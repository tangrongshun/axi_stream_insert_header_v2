==> flow/design.v <==
module axi_stream_insert_header #(
	parameter DATA_WD = 32,
	parameter DATA_BYTE_WD = DATA_WD / 8
) (
	input 							clk,
	input 							rst_n,
	input 							valid_in,
	input      [DATA_WD-1 : 0] 		data_in,
	input 	   [DATA_BYTE_WD-1 : 0] keep_in,
	input 							last_in,
	output reg 						ready_in,
	input 							valid_insert,
	input      [DATA_WD-1 : 0]		header_insert,
	input      [DATA_BYTE_WD-1 : 0] keep_insert,
	output reg 						ready_insert,
	output reg 						valid_out,
	output reg [DATA_WD-1 : 0] 		data_out,
	output reg [DATA_BYTE_WD-1 : 0] keep_out,
	output reg 						last_out,
	input 							ready_out
);
	reg   [DATA_WD-1 : 0] 		data_in_t;					 
	reg   [DATA_BYTE_WD-1 : 0] 	keep_in_t;					 
	reg 						ready_in_t;					 
	reg	  [DATA_BYTE_WD-1:0]	keep_in_count;				 
	reg	  [DATA_BYTE_WD-1:0]	keep_insert_count;			 
	reg   [DATA_BYTE_WD-1:0]	keep_insert_lock;			 
	wire 						ready_in_up; 				 
	wire						ready_in_down;				 
	wire  [DATA_WD*2-1:0]		header_data;				 
	wire  [DATA_WD*2-1:0]		data_2;						 
	integer 					i,j,k;
	assign ready_in_up   = ~ready_in_t && ready_in;    
	assign ready_in_down = ready_in_t && ~ready_in;	 
	assign header_data 	 = {header_insert, data_in};
	assign data_2 		 = {data_in_t, data_in};
	always @(keep_in_t) begin
		keep_in_count = 0;
		for (i = 0; i < DATA_BYTE_WD; i = i+1) begin
			if(keep_in_t[i])
               	keep_in_count = keep_in_count + 1;
		end
	end
	always @(keep_insert) begin
		keep_insert_count = 0;
		for (j = 0; j < DATA_BYTE_WD; j = j+1) begin
			if(keep_insert[j])
                keep_insert_count = keep_insert_count + 1;
		end
	end
	always @(posedge clk or negedge rst_n) begin 
		if(~rst_n) begin
			ready_in <= 0;
		end
		else if (last_in) begin
			ready_in <= 0;
		end
		else if (ready_out && valid_insert && valid_in) begin
			ready_in <= 1; 
		end
		else begin
			ready_in <= ready_in;
		end
	end
	always @(posedge clk or negedge rst_n) begin 
		if(~rst_n) begin
			ready_in_t <= 0;
		end
		else begin
			ready_in_t <= ready_in;
		end
	end
	always @(posedge clk or negedge rst_n) begin 
		if(~rst_n) begin
			ready_insert <= 0;
		end 
		else if (ready_in) begin
			ready_insert <= 0;
		end
		else if (ready_out && valid_insert && valid_in) begin
			ready_insert <= 1;
		end
		else begin
			ready_insert <= ready_insert;
		end
	end
	always @(posedge clk or negedge rst_n) begin 
		if(~rst_n) begin
			data_in_t <= 0;
			keep_in_t <= 0;
		end
		else if (ready_in) begin
			data_in_t <= data_in;
			keep_in_t <= keep_in;
		end
		else begin
			data_in_t <= data_in_t;
			keep_in_t <= keep_in_t;
		end
	end
	always @(posedge clk or negedge rst_n) begin 
		if(~rst_n) begin
			data_out  <= 0;
			keep_out  <= 0;
			last_out  <= 0;
			valid_out <= 0;
			keep_insert_lock <= 0;
		end
		else if (ready_in_up) begin
			data_out <= header_data[DATA_WD*2-1-((DATA_BYTE_WD-keep_insert_count)<<3) -: DATA_WD];
			valid_out <= 1;
			keep_out <= (1<<DATA_BYTE_WD)-1;
			last_out <= 0;
			keep_insert_lock <= keep_insert_count;
		end
		else if (ready_in) begin
			data_out <= data_2[DATA_WD*2-1-((DATA_BYTE_WD-keep_insert_lock)<<3) -: DATA_WD];
			valid_out <= 1;
			keep_out <= (1<<DATA_BYTE_WD)-1;
			last_out <= 0;
			keep_insert_lock <= keep_insert_lock;
		end
		else if (ready_in_down) begin
			data_out <= data_2[DATA_WD*2-1-((DATA_BYTE_WD-keep_insert_lock)<<3) -: DATA_WD];
			valid_out <= 1;
			for(k = 0;k < DATA_BYTE_WD;k=k+1)
				if(k < (DATA_BYTE_WD+DATA_BYTE_WD-keep_insert_lock-keep_in_count))
					keep_out[k] <= 0;
				else
					keep_out[k] <= 1; 
			last_out <= 1;
			keep_insert_lock <= keep_insert_lock;
		end
		else begin
			data_out <= data_out;
			keep_out <= keep_out;
			keep_insert_lock <= keep_insert_lock;
			last_out <= 0;
			valid_out <= 0;
		end
	end
endmodule
From RTL to reports: axi_stream_insert_header --
What the tools print for axi_stream_insert_header, step after step. Lines are those of the file above, counted from 1. Operators carry their Yosys type and port widths (W data, S select, Z words). Library cell names are shortened. A cell with n/a has no value.
Inputs: top axi_stream_insert_header, clock port clk, cell library sky130hd, timing corner tt_025C_1v80

Word-level counts --
Source: Yosys, flattened and elaborated, memories not mapped. Widths are those after wreduce. Registers that Yosys merges into a memory's read port (data or address) are not register bits. Print and check cells do not count. Equal cells are merged and count once.
Word-level totals: output and inout port bits 40, bits in read-only memories 0, register bits 81, cells after elaboration 76, RAM bits 0, latch bits 0, word width x clocked read ports 0, memories kept 0
Operators by class: add/sub/neg operators 16, bitwise operators 2, $mul 0, divide/modulo/power cells 0, reductions and logical operators 7, equality and inequality tests 0, mux-type cells 35, magnitude comparators 4, shift operators 2
Operator list (number):
- $shiftx A64 B11 Y32 | 2
- $mux W32 | 3
- $lt A1 B32 Y1 const A | 2
- $lt A2 B32 Y1 const A | 2
- $sub A32 B4 Y32 | 1
- $mux W1 | 26
- $add A4 B1 Y4 const B | 6
- $mux W4 | 6
- $sub A10 B7 Y11 const B | 2
- $add A9 B2 Y10 const B | 2
- $sub A7 B8 Y9 const A | 2
- $sub A3 B4 Y5 const A | 2
- $sub A4 B4 Y5 const A | 1
- $logic_and A1 B1 Y1 | 4
- $reduce_bool A2 Y1 | 2
- $reduce_bool A3 Y1 | 1
- $not A1 Y1 | 2

Depth --
Depth = most cells in a row (Yosys ltp): at word level without a register or memory, in the mapped netlist without a sequential cell, where the memories' decode and read muxes count.
Logic depth: depth after elaboration 13, ABC_AREA 0, mapped depth 18

Netlist --
Source: synth_stat.txt of the flow (Yosys; design flattened, memories mapped). It holds for the ABC_AREA given above (unset counts as 0); a run with the other value may have another netlist.
Mapped netlist: sequential area 2026.9 um^2, buffers 82, flip-flops 81, standard cells after synthesis 910, mapped area 8215.4 um^2
Cell types:
- dfrtp_1 | number 81, area in all 2.03E+03 um^2
- mux4_2 | number 56, area in all 1261.21 um^2
- mux2_2 | number 47, area in all 529.258 um^2
- nand2_1 | number 114, area in all 427.91 um^2
- ha_1 | number 21, area in all 262.752 um^2
- mux2i_1 | number 25, area in all 250.24 um^2
- a22oi_1 | number 33, area in all 247.738 um^2
- a21oi_1 | number 49, area in all 245.235 um^2
- o21ai_0 | number 48, area in all 240.23 um^2
- nand3_1 | number 35, area in all 175.168 um^2
- nor2_1 | number 46, area in all 172.666 um^2
- a221oi_1 | number 19, area in all 166.41 um^2
- clkbuf_1 | number 41, area in all 153.898 um^2
- buf_2 | number 24, area in all 120.115 um^2
- a221o_1 | number 11, area in all 110.106 um^2
- a31oi_1 | number 17, area in all 106.352 um^2
- nor2b_1 | number 16, area in all 100.096 um^2
- nor3_1 | number 20, area in all 100.096 um^2
Not listed: further types 56, cells in them 207.

Worst setup path after synthesis --
OpenSTA on the mapped netlist: ideal clock, no wires. The path of least setup slack (recovery checks aside). Input and output delay are each 20% of the period. Register names are those of the netlist, which keeps one name where synthesis merged equal registers.
Timing post-synthesis: path kind in2reg, start point input port keep_insert[0], end point register data_out[1], path delay 3.769 ns, launch time at the first pin 1.230 ns, driving pins on the path 15, data required time 6.019 ns, path buffers 4, setup time 0.131 ns, data arrival time 4.868 ns, period 6.15 ns, slack 1.151 ns, period reached after synthesis 4.999 ns
"path delay" = arrival - input delay + setup time. "driving pins on the path": output pins that drive a net of the path, with the launching flip-flop's if there is one; two outputs of one cell count as two. "period reached after synthesis" is the clock period less the worst setup slack; recovery checks do not enter. This is arithmetic on one report: input and output delays are still those of the set period (20% each). Between the ends stands the longest chain of elaborated cells between them, by number of cells; it is not shown to be the way that was timed. Of several equally long chains one is given. Each line given opens the expression or statement behind the cell; cells for indexed reads and writes are added by Yosys, which also makes memories of some case tables. A register here has more assigning lines than the two given.
On the way, post-synthesis: cell sequence inv_1 ha_1 clkbuf_1 xnor2_1 inv_1 ha_1 nand2_1 o31a_1 ha_1 buf_2 buf_2 buf_1 mux4_2 nand2_1 nand3_1, length of the longest elaborated chain 13
RTL lines, path post-synthesis:
- from (decl) | RTL line 14 | input [DATA_BYTE_WD-1 : 0] keep_insert,
- $mux W1 | RTL line 47 | if(keep_insert[j])
- $add A4 B1 Y4 | RTL line 48 | keep_insert_count = keep_insert_count + 1;
- $mux W4 | RTL line 47
- $add A4 B1 Y4 | RTL line 48
- $mux W4 | RTL line 47
- $add A4 B1 Y4 | RTL line 48
- $mux W4 | RTL line 47
- $sub A3 B4 Y5 | RTL line 110 | data_out <= header_data[DATA_WD*2-1-((DATA_BYTE_WD-keep_insert_count)<<3) -: DATA_WD];
- $sub A7 B8 Y9 | RTL line 110
- $add A9 B2 Y10 | RTL line 110
- $sub A10 B7 Y11 | RTL line 110
- $shiftx A64 B11 Y32 | RTL line 110
- $mux W32 | RTL line 109 | else if (ready_in_up) begin
- to (assign) | RTL line 110
- to (assign) | RTL line 117 | data_out <= data_2[DATA_WD*2-1-((DATA_BYTE_WD-keep_insert_lock)<<3) -: DATA_WD];
- to (decl) | RTL line 17 | output reg [DATA_WD-1 : 0] data_out,

Timing after layout --
Path of least setup slack in the final report of stored run 1 (OpenROAD, finished layout, wires in). Where an end is a register, its clock arrival counts in the times.
Timing after layout: path kind in2reg, start point input port keep_insert[0], end point register data_out[17], driving pins on the path 16, data required time 4.52 ns, data arrival time 4.33 ns, path buffers 1, slack 0.19 ns, launch time at the first pin 0.84 ns, setup time 0.06 ns, period 4.22 ns
Between the ends stands the longest chain of elaborated cells between them, by number of cells; it is not shown to be the way that was timed. Of several equally long chains one is given. A register here has more assigning lines than the two given.
On the way, after layout: cell sequence clkdlybuf4s50_1 inv_1 ha_1 xnor2_2 inv_1 ha_1 nand2_1 o31a_1 ha_2 or2_2 o211a_1 nor3_1 nor2_1 or3_1 o21ai_1 o22a_1, length of the longest elaborated chain 13
RTL lines, path after layout:
- from (decl) | RTL line 14 | input [DATA_BYTE_WD-1 : 0] keep_insert,
- $mux W1 | RTL line 47 | if(keep_insert[j])
- $add A4 B1 Y4 | RTL line 48 | keep_insert_count = keep_insert_count + 1;
- $mux W4 | RTL line 47
- $add A4 B1 Y4 | RTL line 48
- $mux W4 | RTL line 47
- $add A4 B1 Y4 | RTL line 48
- $mux W4 | RTL line 47
- $sub A3 B4 Y5 | RTL line 110 | data_out <= header_data[DATA_WD*2-1-((DATA_BYTE_WD-keep_insert_count)<<3) -: DATA_WD];
- $sub A7 B8 Y9 | RTL line 110
- $add A9 B2 Y10 | RTL line 110
- $sub A10 B7 Y11 | RTL line 110
- $shiftx A64 B11 Y32 | RTL line 110
- $mux W32 | RTL line 109 | else if (ready_in_up) begin
- to (assign) | RTL line 110
- to (assign) | RTL line 117 | data_out <= data_2[DATA_WD*2-1-((DATA_BYTE_WD-keep_insert_lock)<<3) -: DATA_WD];
- to (decl) | RTL line 17 | output reg [DATA_WD-1 : 0] data_out,

## Implementation results

Measured data: module axi_stream_insert_header, platform sky130hd, 2 stored runs of the flow under differing settings, order arbitrary. Input and output delays are each 20% of the period that was set; the output load is 0.01 pF.
"clock period reached" means the clock period less the worst setup slack. The figure is calculated, with input and output delays left at 20% of the set period.
By "worst setup path time" is meant the share of the clock period that the worst setup path is allowed (20% is reserved at inputs, 20% at outputs), minus its slack. Clock arrival times at its registers enter into it.
By "total power after layout" is meant OpenSTA's value without simulated activity: inputs other than the clock are taken to toggle once in ten clock periods, and the tool carries that through the logic.

* Stored run 1 | settings: period_ns 4.22; CAP_MARGIN 20; CORE_MARGIN 2; CORE_UTILIZATION 40; SLEW_MARGIN 20 | results: mapped cell area after synthesis 8,215.4 um^2; die area 21,700.2 um^2; standard-cell area after routing 10,405.0 um^2; utilization after routing 51.6 %; setup slack of the worst path 0.188 ns; total negative setup slack 0.000 ns; final worst hold slack 0.504 ns; total power after layout 6,200 µW; clock period reached 4.032 ns; worst setup path time 3.19 ns; critical path kind in2reg
* Stored run 2 | settings: period_ns 6.7; CORE_UTILIZATION 43; SETUP_SLACK_MARGIN 1.22; PLACE_DENSITY 0.84; CORE_MARGIN 9; GPL_TIMING_DRIVEN 1; GPL_ROUTABILITY_DRIVEN 1; CAP_MARGIN 20; SLEW_MARGIN 20 | results: mapped cell area after synthesis 8,215.4 um^2; die area 24,404.7 um^2; standard-cell area after routing 9,870.7 um^2; utilization after routing 52.6 %; setup slack of the worst path 1.537 ns; total negative setup slack 0.000 ns; final worst hold slack 0.508 ns; total power after layout 3,782 µW; clock period reached 5.163 ns; worst setup path time 3.82 ns; critical path kind in2reg
